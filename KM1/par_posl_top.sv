==> flow/design.v <==
module bit_8_adder (A, B, C_in, C_out, S);
input logic [7:0] A, B;
input logic C_in;
output logic [7:0] S;
output logic C_out;
logic [8:0] C;
genvar i;
generate
	for (i = 0; i < 8; i++) begin :
		add_stage full_adder one_bit_adder(.A(A[i]), .B(B[i]), .C_in(C[i]), .C_out(C[i+1]), .S(S[i]));
	end
endgenerate
assign C[0] = C_in;
assign C_out = C[8];
endmodule
module full_adder (A, B, C_in, C_out, S);
input logic A, B, C_in;
output logic S, C_out;
assign S = A ^ B ^ C_in;
assign C_out = (A & B) | (C_in & (A ^ B));
endmodule
module par_posl_adder_param #(parameter W = 128) (A, B, C_in, C_out, S);
input logic [W-1:0] A, B;
input logic C_in;
output logic [W-1:0] S;
output logic C_out;
logic [W/8:0] C,G,P;
genvar i;
generate
	for (i = 0; i < W/8; i++) begin:
		add_stage bit_8_adder  eight_bit (.A(A[(i+1)*8-1:i*8]), .B(B[(i+1)*8-1:i*8]), .C_in(C[i]), .C_out(), .S(S[(i+1)*8-1:i*8]));
		if (i > 0) assign C[i] = G[i-1] + P[i-1]*C[i-1];
		assign P[i] = A[(i+1)*8-1] ^ B[(i+1)*8-1];
		assign G[i] = A[(i+1)*8-1] * B[(i+1)*8-1];
	end
endgenerate
assign C[W/8] = G[W/8-1] + P[W/8-1]*C[W/8-1];
assign C[0] = C_in;
assign C_out = C[W/8];
endmodule
module par_posl_top #(parameter W = 128) (A, B, C_in, C_out, S, CLK_50, reset, enable);
input logic [W-1:0] A, B;
input logic C_in;
output logic [W-1:0] S;
output logic C_out;
logic [W-1:0] Q_A, Q_B, Q_S;
input logic CLK_50, reset, enable;
logic Q_C_in, Q_C_out;
par_posl_adder_param #(.W(W)) DUT (.A(Q_A), .B(Q_B), .C_in(Q_C_in), .C_out(Q_C_out), .S(Q_S));
register #(.W(W)) A_i (.clock(CLK_50), .reset(reset), .enable(enable), .data_in(A), .data_out(Q_A));
register #(.W(W)) B_i (.clock(CLK_50), .reset(reset), .enable(enable), .data_in(B), .data_out(Q_B));
register #(.W(1)) C_i (.clock(CLK_50), .reset(reset), .enable(enable), .data_in(C_in), .data_out(Q_C_in));
unit_latch #(.W(W)) S_o (.clock(CLK_50), .data_in(Q_S), .data_out(S));
unit_latch #(.W(1)) C_o (.clock(CLK_50), .data_in(Q_C_out), .data_out(C_out));
endmodule
module register #(parameter W = 8)
(input logic clock, reset, enable,
input logic [W-1:0] data_in,
output logic [W-1:0] data_out);
always_ff @(posedge clock or negedge reset)
if(!reset)
data_out <= {W{1'b0}};
else if(enable)
data_out <= data_in;
endmodule
module unit_latch #(parameter W = 1)
(input logic clock,
input logic [W-1:0] data_in,
output logic [W-1:0] data_out);
always_ff @(posedge clock)
data_out <= data_in;
endmodule
# Step by step through the tools: par_posl_top

What the tools print for par_posl_top, step after step.
Line numbers count from 1 in the design file above.
Operators: Yosys type, input widths -> output width; for muxes data width and select width s.
Cell names lack the library's common part.
Not given: --

Design top: par_posl_top
Clock input: CLK_50
Cell library: sky130hd
Library corner: tt_025C_1v80

# After elaboration

Yosys after proc, flatten, opt, wreduce and memory -nomap, before mapping. Enables and synchronous resets that opt folds into registers are not counted as muxes. Memory bits, and registers merged into a memory's read port (data or address), are not among the register bits. Print and check cells are not counted. Equal cells are merged and count once.

Register bits after elaboration: 386
Input bits: 260
Output and inout port bits: 129
Word-level cells: 645

Add/subtract/negate cells: 16
Multiply operators: 32
Bitwise gates (word level): 592

Operator list:

| kind        | number |
| $xor 1x1->1 | 256 |
| $and 1x1->1 | 224 |
| $or 1x1->1  | 112 |
| $mul 1x1->1 | 32 |
| $add 1x1->1 | 16 |

# Depth

Yosys ltp: most cells in a row. Word level: on the elaborated netlist, between registers, memories and ports. Mapped: between sequential cells and ports; inverters and the memories' decode and read muxes count.

Depth in word-level cells: 46
ABC_AREA: 0
Depth in mapped cells: 25
Mapped depth without buffers: 23

# Mapped cells and area

Yosys stat after the flow's synthesis: flattened, memories mapped to cells. It holds for the ABC_AREA given above (unset counts as 0); a run with the other value may have another netlist.

Cell types:

| cell     | number | area in all (sq um) |
| dfrtp_1  | 257    | 6.43E+03 |
| mux2_2   | 250    | 2815.2 |
| dfxtp_1  | 129    | 2.58E+03 |
| fa_1     | 112    | 2242.15 |
| ha_1     | 16     | 200.192 |
| xor2_1   | 17     | 148.893 |
| clkbuf_1 | 35     | 131.376 |
| nand2_1  | 25     | 93.84 |
| xnor2_1  | 10     | 87.584 |
| inv_1    | 19     | 71.318 |
| nand4b_1 | 5      | 43.792 |
| nor4bb_1 | 4      | 40.038 |
| o21ai_0  | 8      | 40.038 |
| nand4_1  | 6      | 37.536 |
| nand3_1  | 6      | 30.029 |
| nand3b_1 | 4      | 30.029 |
| and3b_1  | 3      | 26.275 |
| nor2_1   | 7      | 26.275 |

Other cell types: 41; their cells: 54.

Cell count: 967
Synthesis area: 0.0155324 sq mm
Sequential part of the area: 0.0090136 sq mm
Mapped flip-flops: 386
Buffers: 39

The figures by module come from a second, unflattened synthesis with its own total; it is not the netlist above.

Cells (unflattened synthesis): 942
Area (unflattened synthesis): 0.0158915 sq mm

Rows give one instance, submodules left out.

By module:

| module                        | instances | cells | area (sq mm) | seq. area (sq mm) |
| register #(W=128)             | 2         | 270   | 0.0048221    | 0.0032031 |
| unit_latch #(W=128)           | 1         | 128   | 0.0025625    | 0.0025625 |
| full_adder                    | 128       | 1     | 0.00002      | 0 |
| par_posl_adder_param #(W=128) | 1         | 143   | 0.0010623    | 0 |
| register #(W=1)               | 1         | 2     | 0.00004      | 0.000025 |
| unit_latch #(W=1)             | 1         | 1     | 0.00002      | 0.00002 |
| bit_8_adder                   | 16        | 0     | 0            | 0 |
| par_posl_top                  | 1         | 0     | 0            | 0 |

# Path before layout

OpenSTA on the mapped netlist: ideal clock, no wires. The path of least setup slack (recovery checks aside). Input and output delay are each 20% of the period. Register names are those of the netlist, which keeps one name where synthesis merged equal registers.

Path kind: reg2reg
Start: register B_i.data_out[7]
End: register S_o.data_out[127]
Clock period: 10.2 ns
Setup time: 0.126 ns
Launch time at the first pin: 0.000 ns
Arrival time: 6.412 ns
Data required time: 10.074 ns
Setup slack: 3.662 ns
Path delay: 6.538 ns
Stages on the path: 25
Path buffers: 1
Period reached after synthesis: 6.538 ns

"path delay" = arrival - input delay + setup time.
"stages on the path" counts driving pins, that of a launching flip-flop among them; a cell with two outputs on the path counts twice.
"period reached after synthesis" is the clock period less the worst setup slack; recovery checks do not enter. This is arithmetic on one report: input and output delays are still those of the set period (20% each).
The rows between start and end are the longest chain of elaborated cells between them; the timing report does not say that the signal goes this way. Where chains are equally long, one stands for them.
A line is the first line of the expression or statement that the cell stems from. Yosys adds cells for indexed reads and writes and turns some case tables into memories.

Path through: dfrtp_1 > ha_1 > and4b_1 > a211o_1 > a21o_1 > a32o_2 > a311oi_2 > nor3_1 > a311o_1 > a21o_1 > a311o_1 > and4_4 > buf_6 > o211a_1 > or2_4 > xnor2_1 > fa_1 > inv_1 > fa_1 > fa_1 > fa_1 > fa_1 > fa_1 > fa_1 > xor2_1
Cells in the longest elaborated chain: 46
Elaborated cells on any way between the ends: 47
Classes of those cells: add/sub: 15; mul: 16; logic: 16

RTL lines, path after synthesis:

| element           | RTL line | RTL |
| from (decl)       | 59       | `output logic [W-1:0] data_out);` |
| from (assign)     | 62       | `data_out <= {W{1'b0}};` |
| from (assign)     | 64       | `data_out <= data_in;` |
| $xor 1x1->1       | 33       | `assign P[i] = A[(i+1)*8-1] ^ B[(i+1)*8-1];` |
| $mul 1x1->1       | 32       | `if (i > 0) assign C[i] = G[i-1] + P[i-1]*C[i-1];` |
| $add 1x1->1       | 32       |  |
| $mul 1x1->1       | 32       |  |
| $add 1x1->1       | 32       |  |
| $mul 1x1->1       | 32       |  |
| $add 1x1->1       | 32       |  |
| [... 32 more ...] | --       |  |
| $and 1x1->1       | 20       | `assign C_out = (A & B) \| (C_in & (A ^ B));` |
| $or 1x1->1        | 20       |  |
| $and 1x1->1       | 20       |  |
| $or 1x1->1        | 20       |  |
| $and 1x1->1       | 20       |  |
| $or 1x1->1        | 20       |  |
| $xor 1x1->1       | 19       | `assign S = A ^ B ^ C_in;` |
| to (assign)       | 71       | `data_out <= data_in;` |
| to (decl)         | 69       | `output logic [W-1:0] data_out);` |

# Timing after layout

From the final timing report of entry A: the path of least setup slack in the routed layout; clock arrival at registers is part of the times.

Path kind: reg2reg
Start: register B_i.data_out[7]
End: register S_o.data_out[127]
Clock period: 8.61 ns
Setup time: 0.11 ns
Launch time at the first pin: 0.52 ns
Arrival time: 7.64 ns
Data required time: 9.01 ns
Setup slack: 1.37 ns
Stages on the path: 24
Path buffers: 0

The rows between start and end are the longest chain of elaborated cells between them; the timing report does not say that the signal goes this way. Where chains are equally long, one stands for them.

Path through: dfrtp_1 > ha_1 > and3b_1 > o2111ai_1 > nand4_1 > o2111a_1 > nor3_1 > a2111oi_2 > a311o_1 > a21o_1 > a311o_1 > a21oi_1 > nor3_1 > or2_4 > xnor2_1 > fa_1 > inv_1 > fa_1 > fa_1 > fa_1 > fa_1 > fa_1 > fa_1 > xor2_1
Cells in the longest elaborated chain: 46
Elaborated cells on any way between the ends: 47
Classes of those cells: add/sub: 15; mul: 16; logic: 16

RTL lines, path post-layout:

| element           | RTL line | RTL |
| from (decl)       | 59       | `output logic [W-1:0] data_out);` |
| from (assign)     | 62       | `data_out <= {W{1'b0}};` |
| from (assign)     | 64       | `data_out <= data_in;` |
| $xor 1x1->1       | 33       | `assign P[i] = A[(i+1)*8-1] ^ B[(i+1)*8-1];` |
| $mul 1x1->1       | 32       | `if (i > 0) assign C[i] = G[i-1] + P[i-1]*C[i-1];` |
| $add 1x1->1       | 32       |  |
| $mul 1x1->1       | 32       |  |
| $add 1x1->1       | 32       |  |
| $mul 1x1->1       | 32       |  |
| $add 1x1->1       | 32       |  |
| [... 32 more ...] | --       |  |
| $and 1x1->1       | 20       | `assign C_out = (A & B) \| (C_in & (A ^ B));` |
| $or 1x1->1        | 20       |  |
| $and 1x1->1       | 20       |  |
| $or 1x1->1        | 20       |  |
| $and 1x1->1       | 20       |  |
| $or 1x1->1        | 20       |  |
| $xor 1x1->1       | 19       | `assign S = A ^ B ^ C_in;` |
| to (assign)       | 71       | `data_out <= data_in;` |
| to (decl)         | 69       | `output logic [W-1:0] data_out);` |

Settings and measured results of 2 stored flow runs for module par_posl_top (sky130hd), not sorted in any way. The constraints put input and output delay at 20% of the set period each and load the outputs with 0.01 pF.
"clock period achieved" is the run's clock period less its worst setup slack. It is reckoned from that one timing run; input and output delays stay at 20% of the period that was set.
"worst setup path time" means the part of the period allowed to the worst setup path (the constraints hold back 20% at inputs and 20% at outputs) less its slack; where the path has registers, the arrival times of their clocks count too.
"total power after layout": no workload was simulated; the value follows from the tool's default switching activity.
Settings: . = not set for that run.

| name                                    | entry A   | entry B   |
| period_ns                               | 8.61      | 8.9       |
| CORE_UTILIZATION                        | 51        | 43        |
| PLACE_DENSITY_LB_ADDON                  | 0.09      | .         |
| CORE_ASPECT_RATIO                       | 1.81      | .         |
| CORE_MARGIN                             | 6         | 2         |
| GPL_ROUTABILITY_DRIVEN                  | 1         | .         |
| CTS_CLUSTER_DIAMETER                    | 192       | .         |
| CAP_MARGIN                              | 30        | 30        |
| MAX_ROUTING_LAYER                       | met5      | .         |
| SLEW_MARGIN                             | 20        | 10        |
| CELL_PAD_IN_SITES_DETAIL_PLACEMENT      | .         | 1         |
| TNS_END_PERCENT                         | .         | 10        |
| ABC_AREA                                | .         | 1         |
| MIN_ROUTING_LAYER                       | .         | met1      |
| setup total negative slack (ns)         | 0.000     | 0.000     |
| standard-cell area after layout (sq mm) | 0.0210214 | 0.0211115 |
| die outline area (sq mm)                | 0.0349731 | 0.0368467 |
| worst setup path time (ns)              | 7.24      | 6.58      |
| critical path kind                      | reg2reg   | reg2reg   |
| clock period achieved (ns)              | 7.237     | 6.577     |
| total power after layout (uW)           | 5352      | 5368      |
| smallest setup slack (ns)               | 1.373     | 2.323     |
| cell area after synthesis (sq mm)       | 0.0155324 | 0.0151908 |
| lowest hold slack (ns)                  | 0.513     | 0.513     |
| utilization (%)                         | 70.3      | 61.0      |
